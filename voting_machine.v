==> flow/design.v <==
module button_pressed(button, candidate, reset, clk, vote_logged, mode);
 input button, reset, clk, mode;
 input [3:0] candidate;
 output reg vote_logged;
 reg [4:0] counter_1;
 always @ (posedge clk)
 begin
    if (reset == 0) begin 
        counter_1 <= 0;
    end
    else begin
        if (button & counter_1 < 5) begin                      
            counter_1 <= counter_1 + 1;
        end
        else if (!button) begin
            counter_1 <= 0;
        end
    end
 end
 always @ (posedge clk) begin
    if (reset == 0) begin 
        vote_logged <= 1'b0;
    end
    else begin
        if (counter_1 == 4) begin
            vote_logged <= 1'b1;                              
        end
        else begin
            vote_logged <= 1'b0;
        end
    end
    end
endmodule
module vote_log(vote_logged, candidate,led, clk, reset_all, mode,vote_count_1, vote_count_2, vote_count_3, vote_count_4);
 input [3:0] candidate;
 input vote_logged;
 output reg [7:0] led;
 output reg[7:0]  vote_count_1, vote_count_2, vote_count_3, vote_count_4;
 input clk, reset_all, mode;
 parameter s1 = 4'b0001, s2 = 4'b0010, s3 = 4'b0100, s4 = 4'b1000;
 always @ (posedge clk)
 begin
    if (reset_all == 0) begin 
        vote_count_1 <= 0;
        vote_count_2 <= 0;
        vote_count_3 <= 0;
        vote_count_4 <= 0;
        led <= 8'h00;
    end
    else begin
        if (mode==0 & vote_logged) begin
            case (candidate)
                s1: begin vote_count_1 <= vote_count_1 + 1; led <= 8'hff; end
                s2: begin vote_count_2 <= vote_count_2 + 1; led <= 8'hff; end
                s3: begin vote_count_3 <= vote_count_3 + 1; led <= 8'hff; end
                s4: begin vote_count_4 <= vote_count_4 + 1; led <= 8'hff; end
                default : begin vote_count_1 <=  vote_count_1;
        vote_count_2 <= vote_count_2;
        vote_count_3 <= vote_count_3;
        vote_count_4 <= vote_count_4; led <= 8'h00;
        end
        endcase
        end
        end
    end
endmodule
module vote_count(mode, clk, vote_count_1, vote_count_2, vote_count_3, vote_count_4, candidate, led, reset_all, button);
 input [7:0] vote_count_1, vote_count_2, vote_count_3, vote_count_4;
 input [3:0] candidate;
 input mode,clk,reset_all, button;
 output reg [7:0] led;                                                 
 parameter s1 = 4'b0001, s2 = 4'b0010, s3 = 4'b0100, s4 = 4'b1000;
 always @ (posedge clk) begin
    if (reset_all == 0)begin
        led <= 8'h00;
    end
    else begin
        if (mode == 1 & button) begin
            case (candidate)
            s1 : led <= vote_count_1;
            s2 : led <= vote_count_2;
            s3 : led <= vote_count_3;
            s4 : led <= vote_count_4;
            default : led <= 8'h00;                                     
            endcase
        end
    end
 end
endmodule
module voting_machine(clk, candidate, mode, button, led_1, led_2, reset);
 input clk, mode, button, reset;
 input [3:0] candidate;
 output[7:0] led_1, led_2;                                        
 wire vote_logged;
 wire [7:0]  vote_count_1, vote_count_2, vote_count_3, vote_count_4;
 button_pressed g1(button, candidate, reset, clk, vote_logged, mode);
 vote_log g2(vote_logged, candidate,led_1, clk, reset, mode,vote_count_1, vote_count_2, vote_count_3, vote_count_4);
 vote_count g3(mode, clk, vote_count_1, vote_count_2, vote_count_3, vote_count_4, candidate, led_2, reset_all, button);
endmodule
---- From RTL to reports: voting_machine ----
What the tools print for voting_machine, step after step.
Line numbers count from 1 in the design file above.
Cell names lack the library's common part.
A cell with -- has no value.
set-up
  design top .............................. voting_machine
  clock ................................... clk
  cell library ............................ sky130hd
  library corner .......................... tt_025C_1v80

---- Word level ----
Counts by Yosys on the flattened word-level netlist (proc, flatten, opt, wreduce; memories kept). Register bits leave out memories and registers merged into their read ports (data or address). Print and check cells are left out. Cells with the same type and inputs are merged into one.
operators by class
  equality and inequality tests ........... 6
  reductions and logical operators ........ 5
  add/sub/neg operators ................... 5
  order comparisons ....................... 1
  bitwise logic cells ..................... 4
  muxes and demuxes ....................... 5
operators by type and width
  kind                                                         count
  adder 8 x 1 -> 8 bit (second input constant)                 4
  case mux 8 bit (select 4 bit)                                1
  2-to-1 mux 5 bit                                             2
  AND reduction 2 bit                                          4
  2-to-1 mux 8 bit                                             1
  adder 5 x 1 -> 5 bit (second input constant)                 1
  less-than comparator 5 x 3 -> 1 bit (second input constant)  1
  equality test 5 x 3 -> 1 bit (second input constant)         1
  equality test 4 x 1 -> 1 bit (second input constant)         1
  equality test 4 x 2 -> 1 bit (second input constant)         1
  equality test 4 x 3 -> 1 bit (second input constant)         1
  equality test 4 bit (second input constant)                  1
  OR reduction 4 bit                                           1
  AND 1 bit                                                    3
  != test 2 x 1 -> 1 bit (second input constant)               1
  inverter 1 bit                                               1
  2-to-1 mux 1 bit                                             1
storage and ports
  output and inout port bits .............. 16
  bits of input ports ..................... 8
  elaborated cells ........................ 34
  bits in registers ....................... 54

---- Depth ----
Depth = most cells in a row (Yosys ltp): at word level without a register or memory, in the mapped netlist without a sequential cell, where the memories' decode and read muxes count.
logic depth
  word-level depth ........................ 3
  ABC_AREA ................................ 0
  mapped depth ............................ 4
  mapped depth without buffers ............ 4

---- After synthesis ----
The flow's flattened synthesis, as Yosys stat reports it; memories are mapped. The netlist is that of the ABC_AREA named above (0 if unset); the other value can give another one.
synthesis totals
  buffer cells ............................ 15
  standard cells after synthesis .......... 53
  chip area (Yosys) ....................... 434.2 um^2
  sequential part of the area ............. 140.1 um^2
  flip-flop cells ......................... 7
cell types
  type      count  total area (um^2)
  dfxtp_1   7      140.134
  buf_4     15     112.608
  ha_1      2      25.024
  o21ai_0   5      25.024
  nand3_1   4      20.019
  a31oi_1   2      12.512
  and3_1    2      12.512
  inv_1     3      11.261
  nor2_1    3      11.261
  a21oi_1   2      10.01
  a41o_1    1      10.01
  xor2_1    1      8.758
  o211ai_1  1      7.507
  or4_1     1      7.507
  nor2b_1   1      6.256
  or2_2     1      6.256
  conb_1    1      3.754
  nand2_1   1      3.754
By module: a second synthesis without flattening, with its own total; a netlist apart from the flattened one above.
unflattened totals
  cells (unflattened synthesis) ........... 292
  area total of the unflattened synthesis .. 2563.7 um^2
Rows give one instance, submodules left out.
modules
  module          instances  sequential area (um^2)  cells  area (um^2)
  vote_log        1          660.6                   208    1771.7
  vote_count      1          160.2                   57     541.8
  button_pressed  1          120.1                   26     246.5
  voting_machine  1          0.0                     1      3.8

---- Worst setup path after synthesis ----
OpenSTA on the mapped netlist: ideal clock, no wires. The path of least setup slack (recovery checks aside). Input and output delay are each 20% of the period. Register names are those of the netlist, which keeps one name where synthesis merged equal registers.
timing post-synthesis
  path type ............................... reg2reg
  from .................................... reg g1.counter_1[1]
  to ...................................... reg g1.counter_1[2]
  launch time at the first pin ............ 0.000 ns
  period .................................. 0.977 ns
  delay of the path ....................... 1.038 ns
  arrival ................................. 0.922 ns
  path buffers ............................ 0
  stages on the path ...................... 4
  path slack .............................. -0.061 ns
  required time ........................... 0.861 ns
  setup time .............................. 0.116 ns
  synthesis period reached ................ 1.038 ns
"delay of the path" is the arrival time less input delay plus setup time.
"stages on the path": output pins that drive a net of the path, with the launching flip-flop's if there is one; two outputs of one cell count as two.
"synthesis period reached" is the clock period less the worst setup slack; recovery checks do not enter. This is arithmetic on one report: input and output delays are still those of the set period (20% each).
The rows between start and end are the longest chain of elaborated cells between them; the timing report does not say that the signal goes this way. Where chains are equally long, one stands for them.
Each line given opens the expression or statement behind the cell; cells for indexed reads and writes are added by Yosys, which also makes memories of some case tables.
At most two assigning lines are given for a register; there are more.
on the way, post-synthesis
  path through ............................ dfxtp_1 -> o21ai_0 -> a31oi_1 -> a41o_1
  cells in the longest elaborated chain ... 3
  elaborated cells on any way between the ends .. 5
  RTL lines with such cells ............... 2
  classes of those cells .................. add/sub: 1; compare: 1; eq/ne: 1; mux: 1; logic: 1
ends and longest elaborated chain, post-synthesis
  item                                 RTL line  RTL
  from (decl)                          5         reg [4:0] counter_1;
  from (assign)                        9         counter_1 <= 0;
  from (assign)                        13        counter_1 <= counter_1 + 1;
  less-than comparator 5 x 3 -> 1 bit  12        if (button & counter_1 < 5) begin
  AND 1 bit                            12
  2-to-1 mux 5 bit                     12
  to (assign)                          9
  to (assign)                          13
  to (decl)                            5

---- Timing after layout ----
Path of least setup slack in the final report of run 1 (OpenROAD, finished layout, wires in). Where an end is a register, its clock arrival counts in the times.
timing post-layout
  path type ............................... reg2reg
  from .................................... reg g1.counter_1[3]
  to ...................................... reg g1.counter_1[0]
  stages on the path ...................... 4
  launch time at the first pin ............ 0.26 ns
  setup time .............................. 0.11 ns
  required time ........................... 0.76 ns
  period .................................. 0.611 ns
  arrival ................................. 1.11 ns
  path buffers ............................ 0
  path slack .............................. -0.36 ns
The rows between start and end are the longest chain of elaborated cells between them; the timing report does not say that the signal goes this way. Where chains are equally long, one stands for them.
At most two assigning lines are given for a register; there are more.
on the way, post-layout
  path through ............................ dfxtp_4 -> or2_4 -> o21ai_1 -> a21oi_1
  cells in the longest elaborated chain ... 3
  elaborated cells on any way between the ends .. 4
  RTL lines with such cells ............... 1
  classes of those cells .................. compare: 1; eq/ne: 1; mux: 1; logic: 1
ends and longest elaborated chain, post-layout
  item                                 RTL line  RTL
  from (decl)                          5         reg [4:0] counter_1;
  from (assign)                        9         counter_1 <= 0;
  from (assign)                        13        counter_1 <= counter_1 + 1;
  less-than comparator 5 x 3 -> 1 bit  12        if (button & counter_1 < 5) begin
  AND 1 bit                            12
  2-to-1 mux 5 bit                     12
  to (assign)                          9
  to (assign)                          13
  to (decl)                            5

Subject: voting_machine on sky130hd, stored results

Hello all,

Design voting_machine on sky130hd. What follows are 2 stored runs of the flow, each under its own settings; their order means nothing. The constraints put input and output delay at 20% of the set period each and load the outputs with 0.01 pF.
"achieved clock period (ns)" means the clock period less the worst setup slack. The figure is calculated, with input and output delays left at 20% of the set period.
"worst setup path time (ns)" means the part of the period allowed to the worst setup path (the constraints hold back 20% at inputs and 20% at outputs) less its slack; where the path has registers, the arrival times of their clocks count too.
By "finish__power__total" is meant OpenSTA's value without simulated activity: inputs other than the clock are taken to toggle once in ten clock periods, and the tool carries that through the logic.

Flow files of run 1
==> flow/run.sh <==
#!/bin/bash
# the make line also repeats the synthesis and layout settings of config.mk as NAME=value (left out here)
make -C /OpenROAD-flow-scripts/flow DESIGN_CONFIG=/design/flow/config.mk WORK_HOME=/design/flow/orfs CLKGATE_MAP_FILE= finish
==> flow/config.mk <==
export PLATFORM = sky130hd
export DESIGN_NAME = voting_machine
export DESIGN_NICKNAME = voting_machine
export VERILOG_FILES = /design/flow/design.v
export SDC_FILE = /design/flow/constraint.sdc
export NUM_CORES = 4
export LEC_CHECK = 0
export CAP_MARGIN = 20
export CORE_MARGIN = 2
export CORE_UTILIZATION = 38
export GPL_ROUTABILITY_DRIVEN = 1
export GPL_TIMING_DRIVEN = 1
export MAX_ROUTING_LAYER = met5
export MIN_ROUTING_LAYER = met2
export PLACE_DENSITY_LB_ADDON = 0.16
export SETUP_SLACK_MARGIN = -0.01
export SLEW_MARGIN = 40
==> flow/constraint.sdc <==
create_clock -name core_clock -period 0.611 [get_ports {clk}]
set_input_delay 0.1222 -clock core_clock [delete_from_list [all_inputs] [get_ports {clk}]]
set_output_delay 0.1222 -clock core_clock [all_outputs]
set_load 0.01 [all_outputs]

report of run 1
yosys chip area after synthesis (um^2): 434.2
finish__design__die__area: 1428.8
finish__design__instance__area__stdcell: 730.7
finish__design__instance__utilization: 0.6759
finish__timing__setup__ws: -0.357
finish__timing__setup__tns: -3.871
finish__timing__hold__ws: 0.148
finish__power__total: 1.079e-03
achieved clock period (ns): 0.968
worst setup path time (ns): 0.97
worst setup path kind: reg2reg

Flow files of run 2
==> flow/run.sh <==
#!/bin/bash
# the make line also repeats the synthesis and layout settings of config.mk as NAME=value (left out here)
make -C /OpenROAD-flow-scripts/flow DESIGN_CONFIG=/design/flow/config.mk WORK_HOME=/design/flow/orfs CLKGATE_MAP_FILE= finish
==> flow/config.mk <==
export PLATFORM = sky130hd
export DESIGN_NAME = voting_machine
export DESIGN_NICKNAME = voting_machine
export VERILOG_FILES = /design/flow/design.v
export SDC_FILE = /design/flow/constraint.sdc
export NUM_CORES = 4
export LEC_CHECK = 0
export CAP_MARGIN = 10
export CELL_PAD_IN_SITES_GLOBAL_PLACEMENT = 1
export CORE_MARGIN = 5
export CORE_UTILIZATION = 66
export GPL_ROUTABILITY_DRIVEN = 0
export MAX_ROUTING_LAYER = met4
export MIN_ROUTING_LAYER = met1
export PLACE_DENSITY = 0.56
export SLEW_MARGIN = 20
==> flow/constraint.sdc <==
create_clock -name core_clock -period 1.92 [get_ports {clk}]
set_input_delay 0.3840 -clock core_clock [delete_from_list [all_inputs] [get_ports {clk}]]
set_output_delay 0.3840 -clock core_clock [all_outputs]
set_load 0.01 [all_outputs]

report of run 2: did not finish, floorplan, PDN-0185

Thanks
